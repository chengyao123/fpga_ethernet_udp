==> flow/design.v <==
module ov7725_init_table_rgb#(
  parameter DATA_WIDTH   = 16,
  parameter ADDR_WIDTH   = 8,
  parameter IMAGE_WIDTH  = 16'd640,
  parameter IMAGE_HEIGHT = 16'd480,
  parameter IMAGE_FLIP_EN   = 1'b1,
  parameter IMAGE_MIRROR_EN = 1'b1
)
(
  input                         clk ,
  input      [(ADDR_WIDTH-1):0] addr,
  output reg [(DATA_WIDTH-1):0] q   
);
  reg [DATA_WIDTH-1:0] rom [2**ADDR_WIDTH-1:0];
  initial begin
    rom[0 ] = 16'h12_80;  
    rom[1 ] = 16'h3d_03;  
    rom[2 ] = 16'h15_02;  
    rom[3 ] = 16'h17_22;  
    rom[4 ] = 16'h18_a4;  
    rom[5 ] = 16'h19_07;  
    rom[6 ] = 16'h1a_f0;  
    rom[7 ] = 16'h32_00;  
    rom[8 ] = 16'h29_A0;  
    rom[9 ] = 16'h2C_F0;  
    rom[10] = 16'h0d_41;  
    rom[11] = 16'h11_01;  
    rom[12] = 16'h12_06;  
    rom[13] = {8'h0c, IMAGE_MIRROR_EN[0], IMAGE_FLIP_EN[0], 2'd1, 4'd0};
    rom[14] = 16'h42_7f;  
    rom[15] = 16'h4d_09;  
    rom[16] = 16'h63_f0;  
    rom[17] = 16'h64_ff;  
    rom[18] = 16'h65_00;  
    rom[19] = 16'h66_00;  
    rom[20] = 16'h67_00;  
    rom[21] = 16'h13_ff;
    rom[22] = 16'h0f_c5;
    rom[23] = 16'h14_11;
    rom[24] = 16'h22_98;  
    rom[25] = 16'h23_03;  
    rom[26] = 16'h24_40;  
    rom[27] = 16'h25_30;  
    rom[28] = 16'h26_a1;  
    rom[29] = 16'h2b_9e;  
    rom[30] = 16'h6b_aa;  
    rom[31] = 16'h13_ff;  
    rom[32] = 16'h90_0a;  
    rom[33] = 16'h91_01;
    rom[34] = 16'h92_01;
    rom[35] = 16'h93_01;
    rom[36] = 16'h94_5f;
    rom[37] = 16'h95_53;
    rom[38] = 16'h96_11;
    rom[39] = 16'h97_1a;
    rom[40] = 16'h98_3d;
    rom[41] = 16'h99_5a;
    rom[42] = 16'h9a_1e;
    rom[43] = 16'h9b_3f;  
    rom[44] = 16'h9c_25;
    rom[45] = 16'h9e_81;  
    rom[46] = 16'ha6_06;
    rom[47] = 16'ha7_65;
    rom[48] = 16'ha8_65;
    rom[49] = 16'ha9_80;
    rom[50] = 16'haa_80;
    rom[51] = 16'h7e_0c;
    rom[52] = 16'h7f_16;  
    rom[53] = 16'h80_2a;
    rom[54] = 16'h81_4e;
    rom[55] = 16'h82_61;
    rom[56] = 16'h83_6f;
    rom[57] = 16'h84_7b;
    rom[58] = 16'h85_86;
    rom[59] = 16'h86_8e;
    rom[60] = 16'h87_97;
    rom[61] = 16'h88_a4;
    rom[62] = 16'h89_af;
    rom[63] = 16'h8a_c5;
    rom[64] = 16'h8b_d7;
    rom[65] = 16'h8c_e8;
    rom[66] = 16'h8d_20;
    rom[67] = 16'h0e_65;  
  end
  always @ (posedge clk)
  begin
    q <= rom[addr];
  end
endmodule
Tool chain data of ov7725_init_table_rgb
Tool output for the design above, in the order of the flow.
Lines are those of the file above, counted from 1.
Operators carry their Yosys type and port widths (W data, S select, Z words).
Cell names lack the library's common part.
{ "design": {"top": "ov7725_init_table_rgb", "clk_port": "clk", "library": "sky130hd", "pvt_corner": "tt_025C_1v80"} }

After elaboration
Counts by Yosys on the flattened word-level netlist (proc, flatten, opt, wreduce; memories kept). Register bits leave out memories and registers merged into their read ports (data or address); mux counts leave out enables and synchronous resets folded into registers. Print and check cells are left out. Cells with the same type and inputs are merged into one.
Yosys's memory passes give these memory sizes; they may raise the number of words (mostly to a power of two), join words into wider ones and drop unused or constant bits.
{ "word_totals": {"regBits": 0, "latch_bits": 0, "ramBits": 0, "mem_bits_ro": 4096, "clocked_rd_ports_x_width": 16, "memories": 1, "in_bits": 9, "out_inout_bits": 16, "word_cells": 1} }
{ "memory_table": {"columns": ["name", "words", "width", "rd", "write_ports", "line_no", "rtl"], "rows": [
  ["rom", 256, 16, 1, 0, 14, "reg [DATA_WIDTH-1:0] rom [2**ADDR_WIDTH-1:0];"]
]} }
{ "op_classes": {"n_addsub": 0, "multipliers": 0, "n_div": 0, "cmp": 0, "eq_ne": 0, "shifts": 0, "muxes": 0, "bitwise": 0, "n_reduce_logical": 0} }

Longest topological paths
Yosys ltp: most cells in a row. Word level: on the elaborated netlist, between registers, memories and ports. Mapped: between sequential cells and ports; inverters and the memories' decode and read muxes count.
{ "depth": {"ltp_word": 0, "ABC_AREA": 0, "ltp_mapped": 8, "ltp_nobuf": 7} }

Netlist
Source: synth_stat.txt of the flow (Yosys; design flattened, memories mapped). It holds for the ABC_AREA given above (unset counts as 0); a run with the other value may have another netlist.
{ "mapped": {"cells": 263, "mapped_area_mm2": 0.0018893, "sequential_area_mm2": 0.0003203, "ffs": 16, "n_buf": 30} }
{ "types": {"columns": ["cell_type", "count", "type_area_um2"], "rows": [
  ["dfxtp_1", 16, 320.307],
  ["a21oi_1", 31, 155.149],
  ["o21ai_0", 22, 110.106],
  ["nand2_1", 28, 105.101],
  ["ha_1", 8, 100.096],
  ["nor2_1", 17, 63.811],
  ["a221oi_1", 7, 61.309],
  ["buf_2", 11, 55.053],
  ["mux2i_1", 5, 50.048],
  ["nand2b_1", 8, 50.048],
  ["a211oi_1", 6, 45.043],
  ["buf_6", 4, 45.043],
  ["mux4_2", 2, 45.043],
  ["nor2b_1", 6, 37.536],
  ["clkbuf_1", 9, 33.782],
  ["a311o_1", 3, 30.029],
  ["buf_4", 4, 30.029],
  ["inv_1", 8, 30.029]
]} }
Other cell types: 42; their cells: 68.

Path before layout
Path of least setup slack by OpenSTA after synthesis, without wires, with an ideal clock, recovery checks aside; 20% of the period is set as input and as output delay. Where synthesis merged equal registers, the netlist keeps one of their names.
{ "synth_timing": {"path_type": "input -> register", "start": "input addr[1]", "end": "register q[4]", "period_ns": 2.29, "input_delay_ns": 0.458, "setup_time_ns": 0.070, "t_first_pin_ns": 0.458, "arrival_time_ns": 1.743, "required_time_ns": 2.220, "path_slack_ns": 0.477, "delay_ns": 1.355, "path_stages": 6, "n_path_buf": 0, "period_less_setup_slack_ns": 1.813} }
"delay_ns" is the arrival time less input delay plus setup time.
"path_stages": output pins that drive a net of the path, with the launching flip-flop's if there is one; two outputs of one cell count as two.
"period_less_setup_slack_ns" is the clock period less the worst setup slack; recovery checks do not enter. This is arithmetic on one report: input and output delays are still those of the set period (20% each).
{ "synth_between": {"cell_sequence": "inv_1 > ha_1 > and2_4 > o311a_1 > a311o_1 > a21oi_1"} }
{ "synth_rtl": {"columns": ["item", "line_no", "rtl"], "rows": [
  ["from (decl)", 11, "input      [(ADDR_WIDTH-1):0] addr,"],
  ["to (decl)", 12, "output reg [(DATA_WIDTH-1):0] q"]
]} }
No chain of elaborated cells between the ends is given.

Path in the finished layout
Path of least setup slack in the final report of entry A (OpenROAD, finished layout, wires in). Where an end is a register, its clock arrival counts in the times.
{ "layout_timing": {"path_type": "input -> register", "start": "input addr[0]", "end": "register q[5]", "period_ns": 2.88, "input_delay_ns": 0.58, "setup_time_ns": 0.13, "t_first_pin_ns": 0.58, "arrival_time_ns": 2.63, "required_time_ns": 2.99, "path_slack_ns": 0.36, "path_stages": 7, "n_path_buf": 1} }
{ "layout_between": {"cell_sequence": "clkdlybuf4s50_1 > inv_1 > ha_1 > nor2_1 > a2111oi_0 > a2111oi_0 > o31ai_1"} }
{ "layout_rtl": {"columns": ["item", "line_no", "rtl"], "rows": [
  ["from (decl)", 11, "input      [(ADDR_WIDTH-1):0] addr,"],
  ["to (decl)", 12, "output reg [(DATA_WIDTH-1):0] q"]
]} }
No chain of elaborated cells between the ends is given.

# Flow runs of ov7725_init_table_rgb

Top module ov7725_init_table_rgb; platform sky130hd; tools Yosys and OpenROAD; 2 stored runs in no particular order. Input and output delays are each 20% of the period that was set; the output load is 0.01 pF.
"clock period achieved" = clock period - worst setup slack. The figure is calculated, with input and output delays left at 20% of the set period.
"worst path time": the worst setup path's part of the clock period (all of it between registers, 20% less for each end at a port) less its slack. A launch clock that arrives late makes it longer, a capture clock that arrives late makes it shorter.
"total power after layout" is the tool's figure for a default switching activity; nothing was simulated.

==> entry A: settings <==
{ "period_ns": 2.88, "CAP_MARGIN": 20, "CORE_MARGIN": 2, "CORE_UTILIZATION": 40, "SLEW_MARGIN": 20 }
==> entry A: results <==
sum of negative setup slack: 0.000 ns
standard-cell area after layout: 0.0022484 mm^2
smallest setup slack: 0.359 ns
die footprint: 0.0052889 mm^2
final design utilization: 48.6 %
clock period achieved: 2.521 ns
synthesized cell area: 0.0018893 mm^2
worst path time: 1.94 ns
critical path kind: input -> register
total power after layout: 0.7635 mW
lowest hold slack: 0.996 ns

==> entry B: settings <==
{ "period_ns": 2.2, "CORE_UTILIZATION": 65, "SETUP_SLACK_MARGIN": -0.07, "HOLD_SLACK_MARGIN": 0.26, "CORE_MARGIN": 2, "CELL_PAD_IN_SITES_DETAIL_PLACEMENT": 2, "TNS_END_PERCENT": 55, "GPL_ROUTABILITY_DRIVEN": 1, "CTS_CLUSTER_SIZE": 75, "CAP_MARGIN": 25, "MIN_ROUTING_LAYER": "met1", "SLEW_MARGIN": 20 }
==> entry B: results <==
did not finish, placement stopped with DPL-0033
